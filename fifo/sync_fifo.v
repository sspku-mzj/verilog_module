==> flow/design.v <==
`timescale 1ns/1ps
module sync_fifo #(
    parameter WIDTH = 32,
    parameter DEPTH = 8,
    parameter ADDR_WIDTH = $clog2(DEPTH)
)(
    i_clk,
    i_rstn,
    i_wren,
    i_rden,
    i_wdata,
    o_rdata,
    o_empty,
    o_full
);
    input           i_clk;
    input           i_rstn;
    input           i_wren;
    input           i_rden;
    input [31:0]    i_wdata;
    output [31:0]   o_rdata;
    output          o_empty;
    output          o_full;
    reg                full;
    reg                empty;
    reg [ADDR_WIDTH:0] wptr;
    reg [ADDR_WIDTH:0] rptr;
    reg [ADDR_WIDTH:0] next_rptr;
    reg [ADDR_WIDTH:0] next_wptr;
    reg [WIDTH-1:0]    mem [DEPTH-1:0];
    wire               wptr_msb;
    wire               rptr_msb;
    wire               next_wptr_msb;  
    always @(posedge i_clk) begin
        if(i_wren)
            mem[wptr[ADDR_WIDTH-1:0]] <= i_wdata;
    end
    assign o_rdata = mem[rptr[ADDR_WIDTH-1:0]];
    assign next_wptr = (wptr[ADDR_WIDTH-1:0] == DEPTH - 1) ? {~wptr[ADDR_WIDTH], {(ADDR_WIDTH){1'b0}}} : wptr + 1'b1;
    always @(posedge i_clk or negedge i_rstn) begin
        if(!i_rstn)
            wptr <= {(ADDR_WIDTH+1){1'b0}};
        else if(i_wren)
            wptr <= next_wptr;    
    end
    assign next_rptr = (rptr[ADDR_WIDTH-1:0] == DEPTH - 1) ? {~rptr[ADDR_WIDTH], {(ADDR_WIDTH){1'b0}}} : rptr + 1'b1;
    always@(posedge i_clk or negedge i_rstn) begin
        if(~i_rstn)
            rptr <= {(ADDR_WIDTH+1){1'b0}};
        else if(i_rden)
            rptr <= next_rptr;
    end
    assign wptr_msb = wptr[ADDR_WIDTH];
    assign rptr_msb = rptr[ADDR_WIDTH];
    assign next_wptr_msb = next_wptr[ADDR_WIDTH];
    always@(posedge i_clk or negedge i_rstn)begin
        if(!i_rstn)
            empty <= 1'b1;
        else if(!i_wren && wptr == rptr)
            empty <= 1'b1;
        else if(i_wren && !i_rden && wptr == rptr)
            empty <= 1'b0;
        else if(i_rden && !i_wren && next_rptr == wptr)
            empty <= 1'b1;
    end
    always@(posedge i_clk or negedge i_rstn)begin
        if(!i_rstn)
            full <= 1'b0;
        else if(!i_rden && wptr[ADDR_WIDTH-1:0] == rptr[ADDR_WIDTH-1:0] && wptr_msb != rptr_msb)
            full <= 1'b1;
        else if(i_rden && !i_wren && wptr[ADDR_WIDTH-1:0] == rptr[ADDR_WIDTH-1:0] && wptr_msb != rptr_msb)
            full <= 1'b0;
        else if(i_wren && !i_rden && next_wptr[ADDR_WIDTH-1:0]  == rptr[ADDR_WIDTH-1:0] && next_wptr[ADDR_WIDTH] != rptr[ADDR_WIDTH])
            full <= 1'b1;
    end
    assign o_empty = empty;
    assign o_full = full;
endmodule
## Step by step through the tools: sync_fifo

Tool output for the design above, in the order of the flow.
Lines are those of the file above, counted from 1.
Operators carry their Yosys type and port widths (W data, S select, Z words).
Cell names lack the library's common part.
A cell with - has no value.

| inputs | value |
|---|---|
| design top | sync_fifo |
| clock input | i_clk |
| library | sky130hd |
| corner | tt_025C_1v80 |

## Elaborated design

Source: Yosys, flattened and elaborated, memories not mapped. Widths are those after wreduce. Registers that Yosys merges into a memory's read port (data or address) are not register bits. Print and check cells do not count. Equal cells are merged and count once.
Memory sizes are those after Yosys's memory passes, which may raise the word count (mostly to a power of two), join words into wider ones and drop unused or constant bits.

| storage and ports | value |
|---|---|
| register bits | 10 |
| RAM bits | 256 |
| memories kept | 1 |
| input bits | 36 |
| output and inout port bits | 34 |
| elaborated cells | 43 |

| operators by class | value |
|---|---|
| add/subtract/negate cells | 2 |
| equal/unequal tests | 8 |
| multiplexer cells | 11 |
| bitwise operators | 2 |
| reductions and logical operators | 15 |

Memories:

| memory | words | width | rd ports | write ports | RTL line | RTL |
|---|---|---|---|---|---|---|
| mem | 8 | 32 | 1 | 1 | 30 | `reg [WIDTH-1:0]    mem [DEPTH-1:0];` |

Operators by type and width:

| kind | number |
|---|---|
| $mux W32 | 1 |
| $logic_and A1 B1 Y1 | 11 |
| $add A4 B1 Y4 const B | 2 |
| $eq A4 B4 Y1 | 2 |
| $mux W4 | 2 |
| $mux W1 | 7 |
| $eq A3 B3 Y1 | 2 |
| $eq A3 B3 Y1 const B | 2 |
| $reduce_bool A3 Y1 | 2 |
| $mux W3 | 1 |
| $ne A1 B1 Y1 | 2 |
| $not A1 Y1 | 2 |
| $logic_not A1 Y1 | 2 |

## Logic depth

Yosys ltp: most cells in a row. Word level: on the elaborated netlist, between registers, memories and ports. Mapped: between sequential cells and ports; inverters and the memories' decode and read muxes count.

| logic depth | value |
|---|---|
| depth after elaboration | 8 |
| ABC_AREA | 0 |
| mapped depth | 7 |
| gate-level depth less buffers | 7 |

## Mapped cells and area

Yosys stat after the flow's synthesis: flattened, memories mapped to cells. It holds for the ABC_AREA given above (unset counts as 0); a run with the other value may have another netlist.

| mapped netlist | value |
|---|---|
| cell count | 447 |
| cell area after synthesis | 0.0105276 mm² |
| sequential area | 0.0079389 mm² |
| mapped flip-flops | 266 |
| buffers | 24 |

Cells by type:

| cell type | number | area in all (µm²) |
|---|---|---|
| edfxtp_1 | 256 | 7.69E+03 |
| mux4_1 | 49 | 1.29E+03 |
| mux2_2 | 37 | 416.65 |
| mux4_2 | 15 | 337.824 |
| dfrtp_1 | 9 | 225.216 |
| buf_6 | 8 | 90.086 |
| xor2_1 | 6 | 52.55 |
| ha_1 | 4 | 50.048 |
| buf_2 | 8 | 40.038 |
| xnor2_2 | 2 | 32.531 |
| nor2_1 | 8 | 30.029 |
| clkbuf_1 | 7 | 26.275 |
| dfstp_2 | 1 | 26.275 |
| xnor2_1 | 3 | 26.275 |
| nand2_1 | 6 | 22.522 |
| nor3_1 | 4 | 20.019 |
| nand2b_1 | 3 | 18.768 |
| nor4b_1 | 2 | 17.517 |

Not listed: further types 14, cells in them 19.

## Timing after synthesis

OpenSTA on the mapped netlist: ideal clock, no wires. The path of least setup slack (recovery checks aside). Input and output delay are each 20% of the period. Register names are those of the netlist, which keeps one name where synthesis merged equal registers.

| timing path post-synthesis | value |
|---|---|
| path type | input-to-reg |
| start point | input port i_wren |
| end point | memory mem[0][0] |
| clock period | 3.74 ns |
| external input delay | 0.748 ns |
| setup time | 0.461 ns |
| time at the first pin | 0.748 ns |
| arrival | 3.363 ns |
| data required time | 3.279 ns |
| path slack | -0.085 ns |
| path delay | 3.076 ns |
| driving pins on the path | 3 |
| buffers on the path | 1 |
| period reached after synthesis | 3.825 ns |

"path delay" is the arrival time less input delay plus setup time.
"driving pins on the path" counts driving pins, that of a launching flip-flop among them; a cell with two outputs on the path counts twice.
"period reached after synthesis" = period - worst setup slack (recovery checks aside). The figure is calculated, with input and output delays left at 20% of the set period.
The rows between start and end are the longest chain of elaborated cells between them; the timing report does not say that the signal goes this way. Where chains are equally long, one stands for them.
Each line given opens the expression or statement behind the cell; cells for indexed reads and writes are added by Yosys, which also makes memories of some case tables.
The path ends at the enable pin of a flip-flop; only ways to that pin are counted.

| between the ends, post-synthesis | value |
|---|---|
| cell sequence | clkbuf_1 nand2_1 nor3_1 |
| length of the longest elaborated chain | 1 |
| elaborated cells between the ends (all ways) | 2 |
| source lines of those cells | 1 |
| classes of those cells | mux (2) |

Ends and longest elaborated chain, post-synthesis:

| element | RTL line | RTL |
|---|---|---|
| from (decl) | 18 | `input           i_wren;` |
| $mux W3 | 35 | `if(i_wren)` |
| to (decl) | 30 | `reg [WIDTH-1:0]    mem [DEPTH-1:0];` |

## Path in the finished layout

Path of least setup slack in the final report of run 1 (OpenROAD, finished layout, wires in). Where an end is a register, its clock arrival counts in the times.

| timing path post-layout | value |
|---|---|
| path type | reg-to-output |
| start point | register rptr[0] |
| end point | output port o_rdata[10] |
| clock period | 5.47 ns |
| external output delay | 1.09 ns |
| time at the first pin | 0.53 ns |
| arrival | 3.15 ns |
| data required time | 4.38 ns |
| path slack | 1.22 ns |
| driving pins on the path | 6 |
| buffers on the path | 3 |

The rows between start and end are the longest chain of elaborated cells between them; the timing report does not say that the signal goes this way. Where chains are equally long, one stands for them.
A memory read counts as a cell of the chain, while the word-level depth stops at memories.

| between the ends, post-layout | value |
|---|---|
| cell sequence | dfrtp_4 buf_16 buf_4 mux4_1 mux2_2 clkdlybuf4s50_1 |
| length of the longest elaborated chain | 1 |
| elaborated cells between the ends (all ways) | 1 |
| source lines of those cells | 1 |
| classes of those cells | memory (1) |

Ends and longest elaborated chain, post-layout:

| element | RTL line | RTL |
|---|---|---|
| from (decl) | 27 | `reg [ADDR_WIDTH:0] rptr;` |
| from (assign) | 49 | `rptr <= {(ADDR_WIDTH+1){1'b0}};` |
| from (assign) | 51 | `rptr <= next_rptr;` |
| $mem_v2 Z8 W32 | 30 | `reg [WIDTH-1:0]    mem [DEPTH-1:0];` |
| to (decl) | 21 | `output [31:0]   o_rdata;` |

Subject: sync_fifo on sky130hd, stored results

Hello all,

Stored flow runs of sync_fifo (2 of them; Yosys, OpenROAD, sky130hd). They differ in their settings and are not a sequence. Constraints: input delay and output delay 20% of the set period each, output load 0.01 pF.
"clock period reached" = clock period - worst setup slack. The figure is calculated, with input and output delays left at 20% of the set period.
"worst path time" = time allowed to the worst setup path (clock period - input delay - output delay, where it has them) - its slack; a late launch clock adds to it, a late capture clock takes from it.
By "total power after layout" is meant OpenSTA's value without simulated activity: inputs other than the clock are taken to toggle once in ten clock periods, and the tool carries that through the logic.
Among the settings, -- means not set for that run.
Among the results, -- means that no value is shown for the run.

| setting or result | run 1 | run 2 |
|---|---|---|
| period_ns | 5.47 | 2.89 |
| CORE_UTILIZATION | 32 | 55 |
| PLACE_DENSITY | 0.86 | 0.92 |
| CORE_ASPECT_RATIO | 0.67 | -- |
| CELL_PAD_IN_SITES_DETAIL_PLACEMENT | 0 | 2 |
| GPL_ROUTABILITY_DRIVEN | 0 | -- |
| CTS_CLUSTER_SIZE | 22 | -- |
| CAP_MARGIN | 40 | 20 |
| SLEW_MARGIN | 25 | 20 |
| MAX_ROUTING_LAYER | met5 | met4 |
| CORE_MARGIN | 2 | 2 |
| SETUP_SLACK_MARGIN | -- | 0.55 |
| CELL_PAD_IN_SITES_GLOBAL_PLACEMENT | -- | 0 |
| TNS_END_PERCENT | -- | 40 |
| ABC_AREA | -- | 1 |
| CTS_CLUSTER_DIAMETER | -- | 341 |
| clock period reached (ns) | 4.247 | -- |
| standard-cell area after routing (mm²) | 0.0126809 | -- |
| chip area after synthesis (Yosys) (mm²) | 0.0105276 | -- |
| smallest setup slack (ns) | 1.223 | -- |
| die area (mm²) | 0.0343946 | -- |
| worst path time (ns) | 3.15 | -- |
| worst setup path kind | reg-to-output | -- |
| total power after layout (W) | 0.006539 | -- |

Run 2: no final report: placement broke off with DPL-0033

Thanks
